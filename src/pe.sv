==> flow/design.v <==
`timescale 1ns/1ps
`default_nettype none
module pe #(
    parameter int ROW_ID               = 0,   
    parameter int SYSTOLIC_ARRAY_WIDTH = 16,  
    parameter int DATA_WIDTH_IN        = 8,   
    parameter int DATA_WIDTH_ACCUM     = 32   
) (
    input logic clk,
    input logic rst,
    input logic pe_valid_in,     
    input logic pe_switch_in,    
    input logic pe_enabled,        
    input logic pe_accept_w_in,  
    input logic signed [DATA_WIDTH_IN-1:0]     pe_weight_in,  
    input logic [$clog2(SYSTOLIC_ARRAY_WIDTH)-1:0] pe_index_in,   
    input logic signed [DATA_WIDTH_ACCUM-1:0]   pe_psum_in,    
    input logic                                 pe_psum_valid_in,  
    input logic signed [DATA_WIDTH_IN-1:0]     pe_input_in,   
    output logic signed [DATA_WIDTH_IN-1:0]     pe_weight_out,  
    output logic [$clog2(SYSTOLIC_ARRAY_WIDTH)-1:0] pe_index_out,   
    output logic signed [DATA_WIDTH_ACCUM-1:0]   pe_psum_out,    
    output logic                                pe_psum_valid_out,  
    output logic                               pe_accept_w_out,  
    output logic signed [DATA_WIDTH_IN-1:0]     pe_input_out,   
    output logic                               pe_valid_out,   
    output logic                               pe_switch_out   
);
    logic signed [DATA_WIDTH_IN-1:0] weight_reg_active;    
    logic signed [DATA_WIDTH_IN-1:0] weight_reg_inactive;  
    logic signed [(DATA_WIDTH_IN*2)-1:0] mult_result;
    logic signed [DATA_WIDTH_ACCUM-1:0] mac_out;
    wire                                pe_match;
    assign mult_result = pe_input_in * weight_reg_active;
    assign mac_out = $signed(mult_result) + pe_psum_in;
    localparam INDEX_WIDTH = $clog2(SYSTOLIC_ARRAY_WIDTH);
    assign pe_match = (pe_index_in == INDEX_WIDTH'(ROW_ID)) && pe_accept_w_in;  
    always_ff @(posedge clk) begin
        if (rst) begin
            pe_input_out        <= '0;
            pe_valid_out        <= 1'b0;
            pe_switch_out       <= 1'b0;
            pe_psum_out         <= '0;
            pe_psum_valid_out   <= 1'b0;  
            pe_weight_out       <= '0;
            pe_index_out        <= '0;
            pe_accept_w_out     <= 1'b0;
            weight_reg_active   <= '0;
            weight_reg_inactive <= '0;
        end else begin
            if (pe_enabled) begin
                pe_input_out  <= pe_input_in;
                pe_valid_out  <= pe_valid_in;
                pe_switch_out <= pe_switch_in;
                if (pe_valid_in) begin
                    pe_psum_out <= mac_out;
                end else begin
                    pe_psum_out <= pe_psum_in;  
                end
                pe_psum_valid_out <= pe_psum_valid_in;
                if (pe_accept_w_in && !pe_match) begin
                    pe_accept_w_out     <= 1'b1;
                    pe_weight_out       <= pe_weight_in;
                    pe_index_out        <= pe_index_in;
                end 
                else if (pe_accept_w_in && pe_match) begin
                    weight_reg_inactive <= pe_weight_in;
                    pe_accept_w_out     <= 1'b0;
                    pe_weight_out       <= '0;
                    pe_index_out        <= '0;
                end 
                else begin
                    pe_accept_w_out     <= 1'b0;
                    pe_weight_out       <= '0;
                    pe_index_out        <= '0;
                end
                if (pe_switch_in) begin
                    weight_reg_active <= weight_reg_inactive;
                end
            end else begin
                pe_input_out        <= '0;
                pe_valid_out        <= 1'b0;
                pe_switch_out       <= 1'b0;
                pe_weight_out       <= '0;
                pe_index_out        <= '0;
                pe_accept_w_out     <= 1'b0;
                pe_psum_out         <= pe_psum_in;          
                pe_psum_valid_out   <= pe_psum_valid_in;  
                weight_reg_active   <= '0;
                weight_reg_inactive <= '0;
            end
        end
    end
endmodule
### Reports on pe

What the tools print for pe, step after step.
Line numbers count from 1 in the design file above.
The mark -- stands for no value.

| design | value |
|---|---|
| top module | pe |
| clock port | clk |
| standard-cell library | sky130hd |
| library corner | tt_025C_1v80 |

### After elaboration

Counts by Yosys on the flattened word-level netlist (proc, flatten, opt, wreduce; memories kept). Register bits leave out memories and registers merged into their read ports (data or address); mux counts leave out enables and synchronous resets folded into registers. Print and check cells are left out. Cells with the same type and inputs are merged into one.

| word-level totals | value |
|---|---|
| bits in latches | 0 |
| memory bits (writable) | 0 |
| register bits after elaboration | 72 |
| word-level cells | 25 |
| ROM bits | 0 |
| output and inout port bits | 56 |
| clocked read ports x word width | 0 |
| bits of input ports | 59 |
| memories | 0 |

| cells by class | value |
|---|---|
| equal/unequal tests | 0 |
| reductions and logical operators | 8 |
| multiply operators | 1 |
| divide/modulo/power cells | 0 |
| add/subtract/negate cells | 1 |
| bitwise logic cells | 2 |
| shift-type cells | 0 |
| order comparisons | 0 |
| multiplexer cells | 3 |

Operators by type and width:

| cell | count |
|---|---|
| 8-bit by 8-bit multiplier with 16-bit output | 1 |
| 32-bit two-way mux | 2 |
| 16-bit by 32-bit adder with 32-bit output | 1 |
| 4-bit logical NOT | 1 |
| 1-bit logical AND | 3 |
| 3-bit OR reduction | 1 |
| 1-bit NOT | 2 |
| 2-bit AND reduction | 1 |
| 2-bit OR reduction | 1 |
| 1-bit logical NOT | 1 |
| 1-bit two-way mux | 1 |

### Longest topological paths

Depth = most cells in a row (Yosys ltp): at word level without a register or memory, in the mapped netlist without a sequential cell, where the memories' decode and read muxes count.

| depth | value |
|---|---|
| word-level depth | 6 |
| ABC_AREA | 1 |
| gate-level depth with buffers | 24 |
| depth with buffers taken out | 23 |

### After synthesis

Source: synth_stat.txt of the flow (Yosys; design flattened, memories mapped). It holds for the ABC_AREA given above (unset counts as 0); a run with the other value may have another netlist.
The area totals of this step are shown rounded.

Cells by type:

| cell type | count | total area (µm²) |
|---|---|---|
| sky130_fd_sc_hd__fa_1 | 136 | 2.72E+03 |
| sky130_fd_sc_hd__dfxtp_1 | 72 | 1.44E+03 |
| sky130_fd_sc_hd__inv_1 | 243 | 912.125 |
| sky130_fd_sc_hd__ha_1 | 70 | 875.84 |
| sky130_fd_sc_hd__nand2_1 | 220 | 825.792 |
| sky130_fd_sc_hd__nor2_1 | 106 | 397.882 |
| sky130_fd_sc_hd__a21oi_1 | 41 | 205.197 |
| sky130_fd_sc_hd__nand3_1 | 38 | 190.182 |
| sky130_fd_sc_hd__o21ai_0 | 36 | 180.173 |
| sky130_fd_sc_hd__xor2_1 | 10 | 87.584 |
| sky130_fd_sc_hd__clkbuf_1 | 23 | 86.333 |
| sky130_fd_sc_hd__nand4_1 | 11 | 68.816 |
| sky130_fd_sc_hd__nand2_2 | 10 | 62.56 |
| sky130_fd_sc_hd__inv_2 | 14 | 52.55 |
| sky130_fd_sc_hd__nor2_2 | 7 | 43.792 |
| sky130_fd_sc_hd__nand3_2 | 4 | 40.038 |
| sky130_fd_sc_hd__a21oi_2 | 4 | 35.034 |
| sky130_fd_sc_hd__o21ai_1 | 7 | 35.034 |

Not listed: further types 14, cells in them 38.

| mapped netlist | value |
|---|---|
| mapped flip-flops | 72 |
| sequential part of the area | 1400 µm² |
| buffers | 29 |
| mapped area | 8500 µm² |
| mapped cells | 1090 |

### Path before layout

Path of least setup slack by OpenSTA after synthesis, without wires, with an ideal clock, recovery checks aside; 20% of the period is set as input and as output delay. Where synthesis merged equal registers, the netlist keeps one of their names.

| path post-synthesis | value |
|---|---|
| path type | input to register |
| start point | input port pe_input_in[7] |
| end point | register pe_psum_out[31] |
| driving pins on the path | 19 |
| required time | 7.883 ns |
| input delay | 1.600 ns |
| buffers on the path | 1 |
| delay of the path | 4.796 ns |
| path slack | 1.604 ns |
| library setup time | 0.117 ns |
| arrival | 6.279 ns |
| clock period | 8.0 ns |
| time at the first pin | 1.600 ns |
| synthesis period reached | 6.396 ns |

"delay of the path" = arrival - input delay + setup time.
"driving pins on the path" counts driving pins, that of a launching flip-flop among them; a cell with two outputs on the path counts twice.
"synthesis period reached" is the clock period less the worst setup slack; recovery checks do not enter. This is arithmetic on one report: input and output delays are still those of the set period (20% each).
Between the ends stands the longest chain of elaborated cells between them, by number of cells; it is not shown to be the way that was timed. Of several equally long chains one is given.
Each line given opens the expression or statement behind the cell; cells for indexed reads and writes are added by Yosys, which also makes memories of some case tables.
A register here has more assigning lines than the two given.

| on the way, post-synthesis | value |
|---|---|
| cell sequence | sky130_fd_sc_hd__clkbuf_1 -> sky130_fd_sc_hd__nand2_1 -> sky130_fd_sc_hd__inv_1 -> sky130_fd_sc_hd__fa_1 -> sky130_fd_sc_hd__fa_1 -> sky130_fd_sc_hd__inv_1 -> sky130_fd_sc_hd__fa_1 -> sky130_fd_sc_hd__inv_1 -> sky130_fd_sc_hd__fa_1 -> sky130_fd_sc_hd__ha_1 -> sky130_fd_sc_hd__ha_1 -> sky130_fd_sc_hd__nand2_1 -> sky130_fd_sc_hd__nor3_1 -> sky130_fd_sc_hd__and2_1 -> sky130_fd_sc_hd__nand2_1 -> sky130_fd_sc_hd__nand2_1 -> sky130_fd_sc_hd__nor2_1 -> sky130_fd_sc_hd__nor2_1 -> sky130_fd_sc_hd__nor2_1 |
| length of the longest elaborated chain | 4 |
| elaborated cells on any way between the ends | 4 |
| RTL lines with such cells | 4 |
| those cells by class | add/sub (1); mul (1); mux (2) |

RTL lines, path post-synthesis:

| element | line | source |
|---|---|---|
| from (decl) | 19 | `input logic signed [DATA_WIDTH_IN-1:0]     pe_input_in,` |
| 8-bit by 8-bit multiplier with 16-bit output | 34 | `assign mult_result = pe_input_in * weight_reg_active;` |
| 16-bit by 32-bit adder with 32-bit output | 35 | `assign mac_out = $signed(mult_result) + pe_psum_in;` |
| 32-bit two-way mux | 55 | `if (pe_valid_in) begin` |
| 32-bit two-way mux | 51 | `if (pe_enabled) begin` |
| to (assign) | 56 | `pe_psum_out <= mac_out;` |
| to (assign) | 58 | `pe_psum_out <= pe_psum_in;` |
| to (decl) | 22 | `output logic signed [DATA_WIDTH_ACCUM-1:0]   pe_psum_out,` |

### Path in the finished layout

Path of least setup slack in the final report of job 1 (OpenROAD, finished layout, wires in). Where an end is a register, its clock arrival counts in the times.

| path post-layout | value |
|---|---|
| path type | input to register |
| start point | input port pe_input_in[7] |
| end point | register pe_psum_out[29] |
| path slack | 0.06 ns |
| input delay | 1.22 ns |
| library setup time | 0.09 ns |
| time at the first pin | 1.22 ns |
| buffers on the path | 4 |
| clock period | 6.09 ns |
| required time | 6.35 ns |
| arrival | 6.29 ns |
| driving pins on the path | 21 |

Between the ends stands the longest chain of elaborated cells between them, by number of cells; it is not shown to be the way that was timed. Of several equally long chains one is given.
A register here has more assigning lines than the two given.

| on the way, post-layout | value |
|---|---|
| cell sequence | sky130_fd_sc_hd__clkdlybuf4s50_1 -> sky130_fd_sc_hd__nand2_1 -> sky130_fd_sc_hd__fa_1 -> sky130_fd_sc_hd__fa_1 -> sky130_fd_sc_hd__inv_1 -> sky130_fd_sc_hd__buf_12 -> sky130_fd_sc_hd__buf_4 -> sky130_fd_sc_hd__fa_1 -> sky130_fd_sc_hd__fa_1 -> sky130_fd_sc_hd__ha_1 -> sky130_fd_sc_hd__ha_1 -> sky130_fd_sc_hd__buf_4 -> sky130_fd_sc_hd__nand2_2 -> sky130_fd_sc_hd__nor2_1 -> sky130_fd_sc_hd__inv_2 -> sky130_fd_sc_hd__nor3_1 -> sky130_fd_sc_hd__nand2_1 -> sky130_fd_sc_hd__nand4_1 -> sky130_fd_sc_hd__nand3_1 -> sky130_fd_sc_hd__nand2_1 -> sky130_fd_sc_hd__inv_1 |
| length of the longest elaborated chain | 4 |
| elaborated cells on any way between the ends | 4 |
| RTL lines with such cells | 4 |
| those cells by class | add/sub (1); mul (1); mux (2) |

RTL lines, path post-layout:

| element | line | source |
|---|---|---|
| from (decl) | 19 | `input logic signed [DATA_WIDTH_IN-1:0]     pe_input_in,` |
| 8-bit by 8-bit multiplier with 16-bit output | 34 | `assign mult_result = pe_input_in * weight_reg_active;` |
| 16-bit by 32-bit adder with 32-bit output | 35 | `assign mac_out = $signed(mult_result) + pe_psum_in;` |
| 32-bit two-way mux | 55 | `if (pe_valid_in) begin` |
| 32-bit two-way mux | 51 | `if (pe_enabled) begin` |
| to (assign) | 56 | `pe_psum_out <= mac_out;` |
| to (assign) | 58 | `pe_psum_out <= pe_psum_in;` |
| to (decl) | 22 | `output logic signed [DATA_WIDTH_ACCUM-1:0]   pe_psum_out,` |

Module pe, platform sky130hd: 2 stored runs of the flow (Yosys, OpenROAD) with differing settings, in no particular order. Input and output delays are each 20% of the period that was set; the output load is 0.01 pF.
"period reached": clock period set for the run, less the worst setup slack. It is reckoned from that one timing run; input and output delays stay at 20% of the period that was set.
By "time on the worst setup path" is meant the share of the clock period that the worst setup path is allowed (20% is reserved at inputs, 20% at outputs), minus its slack. Clock arrival times at its registers enter into it.
"overall power" rests on the timing tool's default activity at the inputs, not on a simulated workload.
Measured values are rounded.

#### Job 1

| setting | value |
|---|---|
| period_ns | `6.09` |
| CORE_UTILIZATION | `57` |
| SETUP_SLACK_MARGIN | `-0.25` |
| PLACE_DENSITY_LB_ADDON | `0.24` |
| CORE_ASPECT_RATIO | `1.53` |
| TNS_END_PERCENT | `95` |
| ABC_AREA | `1` |
| MIN_ROUTING_LAYER | `met1` |
| CAP_MARGIN | `20` |
| CORE_MARGIN | `2` |
| SLEW_MARGIN | `20` |

| result | value |
|---|---|
| utilization | 74% |
| overall power | 2.2 mW |
| total die area | 16000 µm² |
| cell area after synthesis | 8500 µm² |
| post-route setup TNS | 0.000 ns |
| period reached | 6.034 ns |
| standard-cell area after routing | 11000 µm² |
| worst setup slack after layout | 0.056 ns |
| time on the worst setup path | 4.82 ns |
| critical path kind | input to register |
| worst hold slack | 0.45 ns |

#### Job 2

| setting | value |
|---|---|
| period_ns | `11.5` |
| CORE_UTILIZATION | `19` |
| SETUP_SLACK_MARGIN | `1.37` |
| PLACE_DENSITY_LB_ADDON | `0.25` |
| CORE_MARGIN | `8` |
| CELL_PAD_IN_SITES_DETAIL_PLACEMENT | `0` |
| ABC_AREA | `1` |
| GPL_ROUTABILITY_DRIVEN | `1` |
| MAX_ROUTING_LAYER | `met5` |
| CAP_MARGIN | `20` |
| SLEW_MARGIN | `20` |

| result | value |
|---|---|
| total die area | 52000 µm² |
| utilization | 24% |
| worst hold slack | 0.46 ns |
| post-route setup TNS | 0.000 ns |
| period reached | 7.689 ns |
| time on the worst setup path | 5.39 ns |
| critical path kind | input to register |
| worst setup slack after layout | 3.8 ns |
| standard-cell area after routing | 11000 µm² |
| overall power | 1.1 mW |
| cell area after synthesis | 8500 µm² |
