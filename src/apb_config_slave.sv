==> flow/design.v <==
`timescale 1ns/1ps
`default_nettype none
module apb_config_slave #(
    parameter int ADDR_WIDTH = 10   
)(
    input  logic        pclk,
    input  logic        presetn,
    input  logic [31:0] paddr,
    input  logic        psel,
    input  logic        penable,
    input  logic        pwrite,
    input  logic [31:0] pwdata,
    output logic [31:0] prdata,
    output logic        pready,
    output logic        pslverr,
    output logic        cmd_valid,       
    output logic [63:0] cmd_data,        
    input  logic        cmd_ready,       
    input  logic        cu_busy,         
    output logic        soft_rst,        
    input  logic        compute_done_irq,  
    input  logic        dump_done_irq,     
    output logic        start_dump,      
    output logic [63:0] reg_ddr_addr     
);
    localparam ADDR_CTRL       = 8'h00;
    localparam ADDR_STATUS     = 8'h04;
    localparam ADDR_M_LEN      = 8'h08;
    localparam ADDR_K_LEN      = 8'h0C;
    localparam ADDR_N_LEN      = 8'h10;
    localparam ADDR_ADDR_A     = 8'h14;
    localparam ADDR_ADDR_B     = 8'h18;
    localparam ADDR_ADDR_C     = 8'h1C;
    localparam ADDR_ADDR_D     = 8'h20;
    localparam ADDR_DDR_L      = 8'h24;
    localparam ADDR_DDR_H      = 8'h28;
    localparam ADDR_CMD_PUSH   = 8'h2C;  
    logic [31:0] r_m_len;
    logic [31:0] r_k_len;
    logic [31:0] r_n_len;
    logic [31:0] r_addr_a;
    logic [31:0] r_addr_b;
    logic [31:0] r_addr_c;
    logic [31:0] r_addr_d;
    logic [31:0] r_ddr_l;
    logic [31:0] r_ddr_h;
    logic        r_soft_rst;
    logic        s_compute_done;  
    logic        s_dump_done;     
    assign pready  = 1'b1;
    assign pslverr = 1'b0;
    logic push_pulse;
    logic dump_pulse;
    assign cmd_valid  = push_pulse;
    assign start_dump = dump_pulse;
    assign soft_rst   = r_soft_rst;
    assign reg_ddr_addr = {r_ddr_h, r_ddr_l};
    always_ff @(posedge pclk or negedge presetn) begin
        if (!presetn) begin
            r_m_len    <= 32'd16;
            r_k_len    <= 32'd16;
            r_n_len    <= 32'd16;
            r_addr_a   <= 32'd0;
            r_addr_b   <= 32'd0;
            r_addr_c   <= 32'd0;
            r_addr_d   <= 32'd0;
            r_ddr_l    <= 32'd0;
            r_ddr_h    <= 32'd0;
            r_soft_rst <= 1'b0;
            s_compute_done <= 1'b0;
            s_dump_done    <= 1'b0;
            push_pulse <= 1'b0;
            dump_pulse <= 1'b0;
        end else begin
            push_pulse <= 1'b0;
            dump_pulse <= 1'b0;
            if (psel && penable && pwrite) begin
                case (paddr[7:0])  
                    ADDR_CTRL: begin
                        if (pwdata[1]) dump_pulse <= 1'b1;
                        r_soft_rst <= pwdata[2];
                    end
                    ADDR_STATUS: begin
                        if (pwdata[1]) s_compute_done <= 1'b0;
                        if (pwdata[2]) s_dump_done    <= 1'b0;
                    end
                    ADDR_M_LEN:  r_m_len  <= pwdata;
                    ADDR_K_LEN:  r_k_len  <= pwdata;
                    ADDR_N_LEN:  r_n_len  <= pwdata;
                    ADDR_ADDR_A: r_addr_a <= pwdata;
                    ADDR_ADDR_B: r_addr_b <= pwdata;
                    ADDR_ADDR_C: r_addr_c <= pwdata;
                    ADDR_ADDR_D: r_addr_d <= pwdata;
                    ADDR_DDR_L:  r_ddr_l  <= pwdata;
                    ADDR_DDR_H:  r_ddr_h  <= pwdata;
                    ADDR_CMD_PUSH: begin
                        push_pulse <= 1'b1; 
                    end
                    default: ;
                endcase
            end
            if (compute_done_irq) s_compute_done <= 1'b1;
            if (dump_done_irq)    s_dump_done    <= 1'b1;
        end
    end
    always_comb begin
        prdata = 32'd0;
        if (psel && !pwrite) begin
            case (paddr[7:0])
                ADDR_CTRL:   prdata = {29'd0, r_soft_rst, 2'd0};  
                ADDR_STATUS: prdata = {29'd0, s_dump_done, s_compute_done, cu_busy}; 
                ADDR_M_LEN:  prdata = r_m_len;
                ADDR_K_LEN:  prdata = r_k_len;
                ADDR_N_LEN:  prdata = r_n_len;
                ADDR_ADDR_A: prdata = r_addr_a;
                ADDR_ADDR_B: prdata = r_addr_b;
                ADDR_ADDR_C: prdata = r_addr_c;
                ADDR_ADDR_D: prdata = r_addr_d;
                ADDR_DDR_L:  prdata = r_ddr_l;
                ADDR_DDR_H:  prdata = r_ddr_h;
                ADDR_CMD_PUSH: prdata = {31'd0, cmd_ready}; 
                default:     prdata = 32'd0;
            endcase
        end
    end
    assign cmd_data = {
        r_addr_d[ADDR_WIDTH-1:0],  
        r_addr_c[ADDR_WIDTH-1:0],  
        r_addr_b[ADDR_WIDTH-1:0],  
        r_addr_a[ADDR_WIDTH-1:0],  
        r_n_len[7:0],              
        r_k_len[7:0],              
        r_m_len[7:0]               
    };
endmodule
* Tool chain data of apb_config_slave *
What the tools print for apb_config_slave, step after step.
Lines are those of the file above, counted from 1.
Library cell names are shortened.
Not given: --

inputs
  top module = apb_config_slave
  clock = pclk
  library = sky130hd
  corner = tt_025C_1v80

* After elaboration *
Yosys after proc, flatten, opt, wreduce and memory -nomap, before mapping. Memory bits, and registers merged into a memory's read port (data or address), are not among the register bits. Print and check cells are not counted. Equal cells are merged and count once.

storage and ports
  bits of input ports = 73
  bits in latches = 0
  RAM bits = 0
  memory bits (read-only) = 0
  output and inout port bits = 165
  word-level cells = 63
  memories kept = 0
  register bits = 293
  clocked read ports x word width = 0

cells by class
  add/subtract/negate cells = 0
  multipliers = 0
  divide/modulo/power cells = 0
  order comparisons = 0
  bitwise logic cells = 0
  shift operators = 0
  reductions and logical operators = 23
  mux-type cells = 15
  eq/ne operators = 11

operators with widths
  kind                                            number
  parallel mux 32 bit (select 12 bit)             1
  == test 8 x 5 -> 1 bit (second input constant)  4
  == test 8 x 6 -> 1 bit (second input constant)  4
  2-to-1 mux 32 bit                               1
  AND reduction 2 bit                             10
  == test 8 x 4 -> 1 bit (second input constant)  2
  2-to-1 mux 1 bit                                13
  nonzero test 2 bit                              6
  == test 8 x 3 -> 1 bit (second input constant)  1
  zero test 8 bit                                 1
  AND reduction 3 bit                             2
  logical AND 1 bit                               3
  zero test 1 bit                                 1

* Depth *
Longest topological path by Yosys (ltp), each cell counted once; first at word level (registers and memories cut), then after technology mapping (sequential cells cut; the memories' decode and read muxes count).

logic depth
  word-level depth = 4
  ABC_AREA = 0
  depth in mapped cells = 7
  depth with buffers taken out = 4

* Netlist *
Yosys stat after the flow's synthesis: flattened, memories mapped to cells. It holds for the ABC_AREA given above (unset counts as 0); a run with the other value may have another netlist.

mapped netlist
  mapped area = 14182.4 um^2
  mapped flip-flops = 293
  cell count = 1080
  buffer cells = 144
  area of sequential cells = 7335.8 um^2

cell types
  cell type  number  area in all (um^2)
  dfrtp_1    290     7256.96
  mux2_2     274     3.09E+03
  buf_4      76      570.547
  a22o_1     40      350.336
  mux2i_1    33      330.317
  mux4_2     14      315.302
  a22oi_1    26      195.187
  mux2_1     16      180.173
  buf_2      30      150.144
  nand2_1    33      123.869
  clkbuf_1   32      120.115
  a31oi_1    16      100.096
  o2bb2ai_1  10      87.584
  a21oi_1    17      85.082
  dfstp_2    3       78.826
  o21ai_0    15      75.072
  a32o_1     7       70.067
  and2_1     11      68.816

Other cell types: 35; their cells: 137.

* Path before layout *
Source: OpenSTA report_checks on the synthesized netlist (no wires, ideal clock, input and output delay 20% of the period each), path of least setup slack; recovery checks are left aside. Register names are those of the netlist, which keeps one name where synthesis merged equal registers.

path post-synthesis
  kind = input-to-output
  start = input port paddr[4]
  end = output port prdata[16]
  external input delay = 0.902 ns
  arrival = 2.296 ns
  stages = 5
  clock period = 4.51 ns
  launch time at the first pin = 0.902 ns
  external output delay = 0.902 ns
  setup slack = 1.312 ns
  buffers on the path = 2
  data required time = 3.608 ns
  delay of the path = 1.394 ns
  period reached after synthesis = 3.198 ns

"delay of the path" is the arrival time less input delay plus setup time.
A path that ends at an output port has no setup time.
"stages" counts driving pins, that of a launching flip-flop among them; a cell with two outputs on the path counts twice.
"period reached after synthesis" is the clock period less the worst setup slack; recovery checks do not enter. This is arithmetic on one report: input and output delays are still those of the set period (20% each).
The rows between start and end are the longest chain of elaborated cells between them; the timing report does not say that the signal goes this way. Where chains are equally long, one stands for them.
Each line given opens the expression or statement behind the cell; cells for indexed reads and writes are added by Yosys, which also makes memories of some case tables.

on the way, post-synthesis
  path through = buf_2 -> nor3_1 -> o2111ai_1 -> buf_2 -> a211oi_1
  cells in the longest elaborated chain = 3
  elaborated cells on any way between the ends = 14
  classes of those cells = 11 x eq/ne; 2 x mux; 1 x reduce/logical

ends and longest elaborated chain, post-synthesis
  what                                 RTL line  source
  start, declared                      8         input  logic [31:0] paddr,
  == test 8 x 6 -> 1 bit               109       case (paddr[7:0])
  parallel mux 32 bit (select 12 bit)  109
  2-to-1 mux 32 bit                    108       if (psel && !pwrite) begin
  end, declared                        13        output logic [31:0] prdata,

* Worst path after layout *
Path of least setup slack in the final report of flow run B (OpenROAD, finished layout, wires in). Where an end is a register, its clock arrival counts in the times.

path after layout
  kind = input-to-output
  start = input port paddr[4]
  end = output port prdata[25]
  arrival = 3.62 ns
  launch time at the first pin = 0.95 ns
  data required time = 3.81 ns
  buffers on the path = 4
  setup slack = 0.19 ns
  external output delay = 0.95 ns
  stages = 8
  clock period = 4.76 ns
  external input delay = 0.95 ns

The rows between start and end are the longest chain of elaborated cells between them; the timing report does not say that the signal goes this way. Where chains are equally long, one stands for them.

on the way, after layout
  path through = clkdlybuf4s50_1 -> nor4b_4 -> buf_4 -> and2_1 -> buf_4 -> a21oi_1 -> a31oi_1 -> clkdlybuf4s50_1
  cells in the longest elaborated chain = 3
  elaborated cells on any way between the ends = 14
  classes of those cells = 11 x eq/ne; 2 x mux; 1 x reduce/logical

ends and longest elaborated chain, after layout
  what                                 RTL line  source
  start, declared                      8         input  logic [31:0] paddr,
  == test 8 x 6 -> 1 bit               109       case (paddr[7:0])
  parallel mux 32 bit (select 12 bit)  109
  2-to-1 mux 32 bit                    108       if (psel && !pwrite) begin
  end, declared                        13        output logic [31:0] prdata,

Subject: apb_config_slave on sky130hd, stored results

Hello all,

Stored flow runs of apb_config_slave (2 of them; Yosys, OpenROAD, sky130hd). They differ in their settings and are not a sequence. Constraints: input delay and output delay 20% of the set period each, output load 0.01 pF.
"period reached" is the run's clock period less its worst setup slack. It is reckoned from that one timing run; input and output delays stay at 20% of the period that was set.
"worst path time" = time allowed to the worst setup path (clock period - input delay - output delay, where it has them) - its slack; a late launch clock adds to it, a late capture clock takes from it.
By "total power of the final layout" is meant OpenSTA's value without simulated activity: inputs other than the clock are taken to toggle once in ten clock periods, and the tool carries that through the logic.
A setting shown as . is not set for that run.
Results: . = not shown.

item                                                      flow run A  flow run B
period_ns                                                 3.12        4.76
CORE_UTILIZATION                                          65          40
SETUP_SLACK_MARGIN                                        0.75        .
PLACE_DENSITY_LB_ADDON                                    0.24        .
CELL_PAD_IN_SITES_GLOBAL_PLACEMENT                        3           .
CELL_PAD_IN_SITES_DETAIL_PLACEMENT                        0           .
GPL_ROUTABILITY_DRIVEN                                    0           .
CAP_MARGIN                                                20          20
CORE_MARGIN                                               2           2
SLEW_MARGIN                                               20          20
total power of the final layout (mW)                      .           5.487
period reached (ns)                                       .           4.571
worst path time (ns)                                      .           2.67
worst setup path kind                                     .           input-to-output
Yosys chip area after synthesis (um^2)                    .           14182.4
worst hold slack after layout (ns)                        .           0.482
area of the standard cells in the finished layout (um^2)  .           17839.6
area of the die (um^2)                                    .           36977.4
utilization after routing                                 .           0.514
smallest setup slack (ns)                                 .           0.189

Flow run A: no final report: placement broke off with FLW-0024

Thanks
