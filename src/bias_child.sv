==> flow/design.v <==
`timescale 1ns/1ps
`default_nettype none
module bias_child #(
    parameter int DATA_WIDTH = 32  
)(
    input logic clk,
    input logic rst,
    input logic signed [DATA_WIDTH-1:0] bias_scalar_in, 
    input wire signed [DATA_WIDTH-1:0] bias_sys_data_in, 
    input wire                         bias_sys_valid_in, 
    output logic signed [DATA_WIDTH-1:0] bias_z_data_out,
    output logic                         bias_Z_valid_out 
);
    logic signed [DATA_WIDTH-1:0] z_pre_activation;
    assign z_pre_activation = bias_sys_data_in + bias_scalar_in;
    always_ff @(posedge clk) begin
        if (rst) begin
            bias_z_data_out  <= '0;
            bias_Z_valid_out <= 1'b0;  
        end else begin
            if (bias_sys_valid_in) begin
                bias_z_data_out  <= z_pre_activation;
                bias_Z_valid_out <= 1'b1;
            end else begin
                bias_z_data_out  <= '0;
                bias_Z_valid_out <= 1'b0;
            end
        end
    end
endmodule
; From RTL to reports: bias_child
; The steps from the RTL of bias_child to its reports follow in flow order.
; Lines are those of the file above, counted from 1.
; Operators: Yosys type, input widths -> output width; for muxes data width and select width s.
; Library cell names are shortened.
; A cell with - has no value.
[design]
top = bias_child
clk_port = clk
library = sky130hd
lib_corner = tt_025C_1v80

; Word level
; Counts by Yosys on the flattened word-level netlist (proc, flatten, opt, wreduce; memories kept). Register bits leave out memories and registers merged into their read ports (data or address); mux counts leave out enables and synchronous resets folded into registers. Print and check cells are left out. Cells with the same type and inputs are merged into one.
[bits]
ff_bits = 33
latch_bits = 0
ram_bits = 0
mem_bits_ro = 0
clocked_rd_ports_x_width = 0
memories = 0
in_bits = 67
output_inout_bits = 33
word_cells = 6
[op_classes]
add_sub_neg = 1
mul = 0
n_div = 0
compare = 0
equal = 0
shift = 0
n_mux = 1
n_logic = 1
n_reduce_logical = 1
[op_table]
columns = cell, count
row1 = $add 32x32->32, 1
row2 = $reduce_or 2->1, 1
row3 = $not 1->1, 1
row4 = $mux 1, 1

; Longest topological paths
; Depth = most cells in a row (Yosys ltp): at word level without a register or memory, in the mapped netlist without a sequential cell, where the memories' decode and read muxes count.
[logic_depth]
word_depth = 2
ABC_AREA = 0
depth_mapped = 8
depth_no_buf = 8

; Synthesis result
; The flow's flattened synthesis, as Yosys stat reports it; memories are mapped. The netlist is that of the ABC_AREA named above (0 if unset); the other value can give another one.
; Totals and module areas in this step are rounded.
[types]
columns = cell, count, area_total_um2
row1 = dfxtp_1, 33, 660.634
row2 = ha_1, 31, 387.872
row3 = a21oi_1, 32, 160.154
row4 = nor2_1, 34, 127.622
row5 = nand2_1, 31, 116.362
row6 = xnor2_1, 12, 105.101
row7 = a21o_1, 13, 97.594
row8 = o21ai_0, 17, 85.082
row9 = nand4_1, 12, 75.072
row10 = xor2_1, 8, 70.067
row11 = clkbuf_1, 14, 52.55
row12 = a31oi_1, 8, 50.048
row13 = inv_1, 13, 48.797
row14 = nor3_1, 9, 45.043
row15 = nand3_1, 8, 40.038
row16 = o211ai_1, 5, 37.536
row17 = o221ai_1, 4, 35.034
row18 = and2_1, 5, 31.28
; Other cell types: 34; their cells: 54.
[mapped]
mapped_cells = 343
area_um2 = 2680
seqArea_um2 = 661
flip_flops = 33
buf_cells = 17

; Path before layout
; Path of least setup slack by OpenSTA after synthesis, without wires, with an ideal clock, recovery checks aside; 20% of the period is set as input and as output delay. Where synthesis merged equal registers, the netlist keeps one of their names.
[synth_path]
path_type = input -> register
from = input port bias_scalar_in[0]
to = register bias_z_data_out[30]
period_ns = 2.42
launch_ns = 0.484
arrival_ns = 2.483
required_time_ns = 2.358
slack_ns = -0.125
path_delay_ns = 2.061
stages = 8
path_buffers = 0
period_less_setup_slack_ns = 2.545
; "path_delay_ns" = arrival - input delay + setup time.
; "stages" counts driving pins, that of a launching flip-flop among them; a cell with two outputs on the path counts twice.
; "period_less_setup_slack_ns" is the clock period less the worst setup slack; recovery checks do not enter. This is arithmetic on one report: input and output delays are still those of the set period (20% each).
; Between the ends stands the longest chain of elaborated cells between them, by number of cells; it is not shown to be the way that was timed. Of several equally long chains one is given.
; Each line given opens the expression or statement behind the cell; cells for indexed reads and writes are added by Yosys, which also makes memories of some case tables.
; At most two assigning lines are given for a register; there are more.
[synth_via]
path_cell_list = ha_1 -> fa_1 -> a21o_1 -> a221o_2 -> a21oi_4 -> a21oi_2 -> or4_1 -> nand3_1
elab_chain_cells = 1
[synth_lines]
columns = item, line
row1 = from (decl), 8  ; input logic signed [DATA_WIDTH-1:0] bias_scalar_in,
row2 = $add 32x32->32, 15  ; assign z_pre_activation = bias_sys_data_in + bias_scalar_in;
row3 = to (assign), 18  ; bias_z_data_out  <= '0;
row4 = to (assign), 22  ; bias_z_data_out  <= z_pre_activation;
row5 = to (decl), 11  ; output logic signed [DATA_WIDTH-1:0] bias_z_data_out,

; Timing after layout
; Path of least setup slack in the final report of stored run 2 (OpenROAD, finished layout, wires in). Where an end is a register, its clock arrival counts in the times.
[layout_path]
path_type = input -> register
from = input port bias_sys_data_in[4]
to = register bias_z_data_out[28]
period_ns = 2.3
launch_ns = 0.46
arrival_ns = 2.58
required_time_ns = 2.47
slack_ns = -0.12
stages = 9
path_buffers = 2
; Between the ends stands the longest chain of elaborated cells between them, by number of cells; it is not shown to be the way that was timed. Of several equally long chains one is given.
; At most two assigning lines are given for a register; there are more.
[layout_via]
path_cell_list = clkdlybuf4s50_1 -> ha_4 -> a21o_1 -> a221o_2 -> buf_6 -> a21oi_4 -> o31a_1 -> o21ai_1 -> mux2i_1
elab_chain_cells = 1
[layout_lines]
columns = item, line
row1 = from (decl), 9  ; input wire signed [DATA_WIDTH-1:0] bias_sys_data_in,
row2 = $add 32x32->32, 15  ; assign z_pre_activation = bias_sys_data_in + bias_scalar_in;
row3 = to (assign), 18  ; bias_z_data_out  <= '0;
row4 = to (assign), 22  ; bias_z_data_out  <= z_pre_activation;
row5 = to (decl), 11  ; output logic signed [DATA_WIDTH-1:0] bias_z_data_out,

; Top module bias_child; platform sky130hd; tools Yosys and OpenROAD; 2 stored runs in no particular order. Input and output delays are each 20% of the period that was set; the output load is 0.01 pF.
; "period_reached_ns" means the clock period less the worst setup slack. The figure is calculated, with input and output delays left at 20% of the set period.
; "worst_path_ns" is the time allowed to the run's worst setup path (the clock period less input and output delay, where it has them) less its slack. Clock arrival times count: a late capture clock shortens it, a late launch clock lengthens it.
; By "fin_power_w" is meant OpenSTA's value without simulated activity: inputs other than the clock are taken to toggle once in ten clock periods, and the tool carries that through the logic.
; The measured numbers are rounded.

[stored run 1: settings]
period_ns = 3.52
CORE_UTILIZATION = 38
SETUP_SLACK_MARGIN = 0.78
PLACE_DENSITY_LB_ADDON = 0.28
HOLD_SLACK_MARGIN = 0.28
CORE_ASPECT_RATIO = 0.88
CELL_PAD_IN_SITES_GLOBAL_PLACEMENT = 3
GPL_TIMING_DRIVEN = 1
GPL_ROUTABILITY_DRIVEN = 1
CAP_MARGIN = 20
CORE_MARGIN = 2
SLEW_MARGIN = 20
[stored run 1: results]
outcome = stopped before the end: placement reported FLW-0024

[stored run 2: settings]
period_ns = 2.3
CORE_UTILIZATION = 26
SETUP_SLACK_MARGIN = -0.15
PLACE_DENSITY_LB_ADDON = 0.17
CORE_ASPECT_RATIO = 0.83
CTS_CLUSTER_DIAMETER = 203
CAP_MARGIN = 20
CORE_MARGIN = 2
SLEW_MARGIN = 20
[stored run 2: results]
fin_tns_ns = -0.805
fin_power_w = 0.00261
worst_path_ns = 1.96
worst_setup_path_type = input -> register
design_die_area_um2 = 11100
final_stdcell_area_um2 = 4890
synthesis_area_um2 = 2680
fin_hold_ws_ns = 0.616
finish.utilization_frac = 0.491
worstSetupSlack_ns = -0.115
period_reached_ns = 2.415
